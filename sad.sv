==> flow/design.v <==
module ABS(	input logic [7:0] resta,
				output logic [7:0] ABS);
always_comb ABS = (resta[7]==1'b1) ? ~resta+1 :resta;
endmodule
module cmp(	input logic [8:0] A,
				output logic i_lt_256);
always_comb i_lt_256=A<256;
endmodule
typedef enum logic [2:0]
{
	S0 = 3'b000,
	S1 = 3'b001, 
	S2 = 3'b010,
	S3 = 3'b011,
	S4 = 3'b100,
	ERROR = 3'bXXX
} t_cntrl_fsm_state;
module controller(input logic clk,
						input logic rst,
						input logic go,
						input logic i_lt_256,		
						output logic AB_rd,
						output logic i_inc,
						output logic i_clr,
						output logic sum_ld,
						output logic sum_clr,
						output logic sadreg_ld,
						output logic sadreg_clr
						);				
t_cntrl_fsm_state	state;   	
t_cntrl_fsm_state	nxtstate;
	always_comb begin 
		case(state)
			S0: nxtstate = go ? S1:S0;
			S1: nxtstate = S2;
			S2: nxtstate = i_lt_256 ? S3 : S4;
			S3: nxtstate = S2;
			S4: nxtstate = S0;
			default: nxtstate=S0;
		endcase
	end
	always_ff @(posedge clk)
			state <= (rst) ? S0 : nxtstate;
	always_comb begin
		sum_clr = (state==S1);
		sadreg_clr=(state==S1);
		i_clr = (state==S1);
		sum_ld= (state==S3);
		AB_rd=(state==S3);
		i_inc=(state==S3);
		sadreg_ld=(state==S3||state==S4);
	end
endmodule
module datapath(	input logic [7:0]A_data,B_data,
						input i_inc,i_clr,sum_ld,sum_clr,sadreg_ld,sadreg_clr,clk,
						output logic [31:0] sad,
						output logic [8:0] AB_addr,
						output i_lt_256);
						logic [7:0] resta,ABS;
						logic [31:0] sum_in,sum_out;
						logic [8:0]AB_addr_temp;
		resta RESTA(
		.A_data(A_data),
		.B_data(B_data),
		.resta(resta));
		ABS abs(
		.resta(resta),
		.ABS(ABS)
		);
		mas MAS(
		.ABS(ABS),
		.sum_in(sum_out),
		.sum_out(sum_in)
		);
		sum SUM(
		.sum_ld(sum_ld),
		.sum_clr(sum_clr),
		.clk(clk),
		.sum_in(sum_in),
		.sum_out(sum_out)
		);
		sadreg SADREG(
		.sadreg_ld(sadreg_ld),
		.sadreg_clr(sadreg_clr),
		.clk(clk),
		.sadreg_in(sum_out),
		.sadreg_out(sad)
		);
		i I(
		.i_inc(i_inc),
		.i_clr(i_clr),
		.clk(clk),
		.AB_addr(AB_addr_temp));
		cmp CMP(
		.A(AB_addr_temp),
		.i_lt_256(i_lt_256));
		always_comb AB_addr=AB_addr_temp;
endmodule
module i(	input logic i_inc,i_clr,clk,
				output logic [8:0] AB_addr);
			logic [8:0] AB_addr_temp;
		always_ff @(posedge clk or posedge i_clr)begin
		if(i_clr) AB_addr_temp=0;
		else AB_addr_temp=i_inc?AB_addr_temp+1:AB_addr_temp;
		end
		always_comb AB_addr=AB_addr_temp;
endmodule
module mas  (
	input  logic [7:0]	ABS,
	input  logic [31:0]	sum_in,
	output logic [31:0]	sum_out
	);
	always_comb sum_out=sum_in+{24'd0,ABS};
endmodule
module resta(input logic [7:0] A_data,B_data,
				 output logic[7:0] resta);
			always_comb resta=A_data-B_data;
endmodule
module sad(	input go,clk,rst,
				input logic [7:0] A_data,B_data,
				output AB_rd,
				output logic [8:0] AB_addr,
				output logic [31:0] sad);
			logic i_lt_256,i_inc,i_clr, sum_ld, sum_clr, sadreg_ld,sadreg_clr;
		controller CONTROLLER(
		.clk(clk),
		.rst(rst),
		.go(go),
		.i_lt_256(i_lt_256),		
		.AB_rd(AB_rd),
		.i_inc(i_inc),
		.i_clr(i_clr),
		.sum_ld(sum_ld),
		.sum_clr(sum_clr),
		.sadreg_ld(sadreg_ld),
		.sadreg_clr(sadreg_clr)
		);
		datapath DATAPATH(
		.A_data(A_data),
		.B_data(B_data),
		.i_inc(i_inc),
		.i_clr(i_clr),
		.sum_ld(sum_ld),
		.sum_clr(sum_clr),
		.sadreg_ld(sadreg_ld),
		.sadreg_clr(sadreg_clr),
		.clk(clk),
		.sad(sad),
		.AB_addr(AB_addr),
		.i_lt_256(i_lt_256)
		);
endmodule
module sadreg(	input logic sadreg_ld,sadreg_clr,clk,
				input logic [31:0] sadreg_in,
				output logic [31:0]sadreg_out
				);
		always_ff @(posedge clk or posedge sadreg_clr)begin
		if(sadreg_clr) sadreg_out = 0;
		else if(sadreg_ld)sadreg_out=sadreg_in;
		end
endmodule
module sum(	input logic sum_ld,sum_clr,clk,
				input logic [31:0] sum_in,
				output logic [31:0]sum_out
				);
		always_ff @(posedge clk or posedge sum_clr)begin
		if(sum_clr) sum_out = 0;
		else if(sum_ld)sum_out=sum_in;
		end
endmodule
## Tool chain data of sad

What the tools print for sad, step after step.
Line numbers count from 1 in the design file above.
The mark n/a stands for no value.

- Design top: sad
- Clock port: clk
- Standard-cell library: sky130hd
- Corner: tt_025C_1v80

## Elaborated design

Counts by Yosys on the flattened word-level netlist (proc, flatten, opt, wreduce; memories kept). Register bits leave out memories and registers merged into their read ports (data or address); mux counts leave out enables and synchronous resets folded into registers. Print and check cells are left out. Cells with the same type and inputs are merged into one.

- Bits in registers: 76
- Bits of input ports: 19
- Output and inout bits: 42
- Word-level cells: 21

- Add/subtract/negate cells: 4
- Magnitude comparators: 1
- Eq/ne operators: 4
- Mux-type cells: 4
- Bitwise gates (word level): 1
- Reductions and logical operators: 3

Operators with widths:

| cell | count |
|---|---|
| 32-bit by 8-bit adder with 32-bit output | 1 |
| 9-bit by 1-bit adder with 9-bit output with constant B | 1 |
| 9-bit less-than comparator with constant B | 1 |
| 3-bit parallel mux with 3-bit select | 1 |
| 8-bit by 1-bit adder with 8-bit output with constant B | 1 |
| 8-bit subtractor | 1 |
| 8-bit NOT | 1 |
| 8-bit 2-to-1 mux | 1 |
| 3-bit by 2-bit equality test with 1-bit output with constant B | 2 |
| 3-bit by 1-bit equality test with 1-bit output with constant B | 1 |
| 3-bit equality test with constant B | 1 |
| 3-bit zero test | 1 |
| 3-bit 2-to-1 mux | 1 |
| 2-bit OR reduction | 1 |
| 1-bit logical OR | 1 |
| 1-bit 2-to-1 mux | 1 |

## Longest topological paths

Yosys ltp: most cells in a row. Word level: on the elaborated netlist, between registers, memories and ports. Mapped: between sequential cells and ports; inverters and the memories' decode and read muxes count.

- Depth after elaboration: 5
- ABC_AREA: 0
- Mapped depth: 17
- Gate-level depth less buffers: 16

## Synthesis result

Yosys stat after the flow's synthesis: flattened, memories mapped to cells. It holds for the ABC_AREA given above (unset counts as 0); a run with the other value may have another netlist.
The area totals of this step are shown rounded.

Cells by type:

| type | count | total area (um2) |
|---|---|---|
| sky130_fd_sc_hd__dfrtp_1 | 73 | 1.83E+03 |
| sky130_fd_sc_hd__mux2_2 | 41 | 461.693 |
| sky130_fd_sc_hd__xnor2_1 | 41 | 359.094 |
| sky130_fd_sc_hd__ha_1 | 17 | 212.704 |
| sky130_fd_sc_hd__dfxtp_1 | 5 | 100.096 |
| sky130_fd_sc_hd__and3_1 | 13 | 81.328 |
| sky130_fd_sc_hd__nand3_1 | 15 | 75.072 |
| sky130_fd_sc_hd__nand4_1 | 12 | 75.072 |
| sky130_fd_sc_hd__xor2_1 | 8 | 70.067 |
| sky130_fd_sc_hd__nor2_1 | 15 | 56.304 |
| sky130_fd_sc_hd__a21o_1 | 7 | 52.55 |
| sky130_fd_sc_hd__inv_1 | 14 | 52.55 |
| sky130_fd_sc_hd__a21oi_1 | 8 | 40.038 |
| sky130_fd_sc_hd__fa_1 | 2 | 40.038 |
| sky130_fd_sc_hd__nand2_1 | 9 | 33.782 |
| sky130_fd_sc_hd__nand2b_1 | 4 | 25.024 |
| sky130_fd_sc_hd__o21ai_0 | 4 | 20.019 |
| sky130_fd_sc_hd__xnor2_2 | 1 | 16.266 |

Not listed: further types 19, cells in them 26.

- Cell count: 315
- Mapped area: 3800 um2
- Sequential area: 1900 um2
- Flip-flop cells: 78
- Buffers: 10

By module: a second synthesis without flattening, with its own total; a netlist apart from the flattened one above.

- Cell total of the unflattened synthesis: 362
- Area total of the unflattened synthesis: 4600 um2

Rows give one instance, submodules left out.

Modules:

| module | times used | cells | area (um2) | sequential area (um2) |
|---|---|---|---|---|
| sadreg | 1 | 69 | 1300 | 800 |
| sum | 1 | 69 | 1300 | 800 |
| mas | 1 | 109 | 830 | 0.0 |
| i | 1 | 31 | 390 | 230 |
| resta | 1 | 43 | 330 | 0.0 |
| controller | 1 | 19 | 180 | 100 |
| ABS | 1 | 21 | 150 | 0.0 |
| cmp | 1 | 1 | 3.8 | 0.0 |
| datapath | 1 | 0 | 0.0 | 0.0 |
| sad | 1 | 0 | 0.0 | 0.0 |

## Timing after synthesis

Path of least setup slack by OpenSTA after synthesis, without wires, with an ideal clock, recovery checks aside; 20% of the period is set as input and as output delay. Where synthesis merged equal registers, the netlist keeps one of their names.

- Kind: input to register
- From: in B_data[2]
- To: reg DATAPATH.SUM.sum_out[24]
- Period: 5.0 ns
- External input delay: 1.000 ns
- Setup time: 0.080 ns
- Launch time at the first pin: 1.000 ns
- Arrival time: 4.125 ns
- Data required time: 4.920 ns
- Slack: 0.795 ns
- Path delay: 3.205 ns
- Stages on the path: 15
- Buffers on the path: 1
- Synthesis period reached: 4.205 ns

"path delay" is the arrival time less input delay plus setup time.
"stages on the path": output pins that drive a net of the path, with the launching flip-flop's if there is one; two outputs of one cell count as two.
"synthesis period reached" = period - worst setup slack (recovery checks aside). The figure is calculated, with input and output delays left at 20% of the set period.
The rows between start and end are the longest chain of elaborated cells between them; the timing report does not say that the signal goes this way. Where chains are equally long, one stands for them.
Each line given opens the expression or statement behind the cell; cells for indexed reads and writes are added by Yosys, which also makes memories of some case tables.

- Cells stage by stage: sky130_fd_sc_hd__inv_1 sky130_fd_sc_hd__ha_1 sky130_fd_sc_hd__nor2_1 sky130_fd_sc_hd__a211oi_1 sky130_fd_sc_hd__o41a_1 sky130_fd_sc_hd__xnor2_2 sky130_fd_sc_hd__mux2_2 sky130_fd_sc_hd__fa_1 sky130_fd_sc_hd__a21o_1 sky130_fd_sc_hd__a21oi_1 sky130_fd_sc_hd__o21ai_0 sky130_fd_sc_hd__o221a_2 sky130_fd_sc_hd__buf_4 sky130_fd_sc_hd__nand4_1 sky130_fd_sc_hd__xnor2_1
- Cells in the longest elaborated chain: 5
- Elaborated cells on any way between the ends: 5
- Source lines of those cells: 3
- Classes of those cells: 3 x add/sub; 1 x mux; 1 x logic

RTL lines, path after synthesis:

| element | line | source |
|---|---|---|
| start, declared | 120 | `input logic [7:0] A_data,B_data,` |
| 8-bit subtractor | 117 | `always_comb resta=A_data-B_data;` |
| 8-bit NOT | 3 | `always_comb ABS = (resta[7]==1'b1) ? ~resta+1 :resta;` |
| 8-bit by 1-bit adder with 8-bit output | 3 |  |
| 8-bit 2-to-1 mux | 3 |  |
| 32-bit by 8-bit adder with 32-bit output | 113 | `always_comb sum_out=sum_in+{24'd0,ABS};` |
| end, assigned | 167 | `if(sum_clr) sum_out = 0;` |
| end, assigned | 168 | `else if(sum_ld)sum_out=sum_in;` |
| end, declared | 164 | `output logic [31:0]sum_out` |

## Path in the finished layout

From the final timing report of run A: the path of least setup slack in the routed layout; clock arrival at registers is part of the times.

- Kind: input to register
- From: in B_data[2]
- To: reg DATAPATH.SUM.sum_out[24]
- Period: 6.55 ns
- External input delay: 1.31 ns
- Setup time: 0.09 ns
- Launch time at the first pin: 1.31 ns
- Arrival time: 5.24 ns
- Data required time: 6.82 ns
- Slack: 1.58 ns
- Stages on the path: 15
- Buffers on the path: 1

The rows between start and end are the longest chain of elaborated cells between them; the timing report does not say that the signal goes this way. Where chains are equally long, one stands for them.

- Cells stage by stage: sky130_fd_sc_hd__clkdlybuf4s50_1 sky130_fd_sc_hd__inv_1 sky130_fd_sc_hd__ha_1 sky130_fd_sc_hd__nor2_1 sky130_fd_sc_hd__a211oi_1 sky130_fd_sc_hd__o41a_1 sky130_fd_sc_hd__xnor2_2 sky130_fd_sc_hd__mux2_2 sky130_fd_sc_hd__fa_1 sky130_fd_sc_hd__a21o_1 sky130_fd_sc_hd__a21oi_1 sky130_fd_sc_hd__o21ai_0 sky130_fd_sc_hd__o221a_2 sky130_fd_sc_hd__nand4_1 sky130_fd_sc_hd__xnor2_1
- Cells in the longest elaborated chain: 5
- Elaborated cells on any way between the ends: 5
- Source lines of those cells: 3
- Classes of those cells: 3 x add/sub; 1 x mux; 1 x logic

RTL lines, path post-layout:

| element | line | source |
|---|---|---|
| start, declared | 120 | `input logic [7:0] A_data,B_data,` |
| 8-bit subtractor | 117 | `always_comb resta=A_data-B_data;` |
| 8-bit NOT | 3 | `always_comb ABS = (resta[7]==1'b1) ? ~resta+1 :resta;` |
| 8-bit by 1-bit adder with 8-bit output | 3 |  |
| 8-bit 2-to-1 mux | 3 |  |
| 32-bit by 8-bit adder with 32-bit output | 113 | `always_comb sum_out=sum_in+{24'd0,ABS};` |
| end, assigned | 167 | `if(sum_clr) sum_out = 0;` |
| end, assigned | 168 | `else if(sum_ld)sum_out=sum_in;` |
| end, declared | 164 | `output logic [31:0]sum_out` |

--- measured runs ---
Settings and measured results of 2 stored flow runs for module sad (sky130hd), not sorted in any way. The constraints put input and output delay at 20% of the set period each and load the outputs with 0.01 pF.
"total design power" is the tool's figure for a default switching activity; nothing was simulated.
The results are shown rounded.
Settings: - = not set for that run.

| item | run A | run B |
|---|---|---|
| period_ns | 6.55 | 3.58 |
| CORE_UTILIZATION | 62 | 28 |
| SETUP_SLACK_MARGIN | 0.66 | - |
| PLACE_DENSITY | 0.92 | - |
| CELL_PAD_IN_SITES_DETAIL_PLACEMENT | 0 | - |
| ABC_AREA | 0 | - |
| GPL_TIMING_DRIVEN | 1 | - |
| GPL_ROUTABILITY_DRIVEN | 1 | 0 |
| CTS_CLUSTER_SIZE | 37 | 22 |
| MIN_ROUTING_LAYER | met2 | - |
| CAP_MARGIN | 20 | 20 |
| CORE_MARGIN | 2 | 2 |
| SLEW_MARGIN | 20 | 5 |
| HOLD_SLACK_MARGIN | - | 0.23 |
| CORE_ASPECT_RATIO | - | 0.63 |
| CTS_CLUSTER_DIAMETER | - | 189 |
| setup slack of the worst path (ns) | 1.6 | 0.030 |
| total design power (µW) | 1500 | 3300 |
| chip area in the Yosys report (um2) | 3800 | 3800 |
| final utilization | 0.78 | 0.42 |
| die footprint (um2) | 6700 | 14000 |
--- end ---
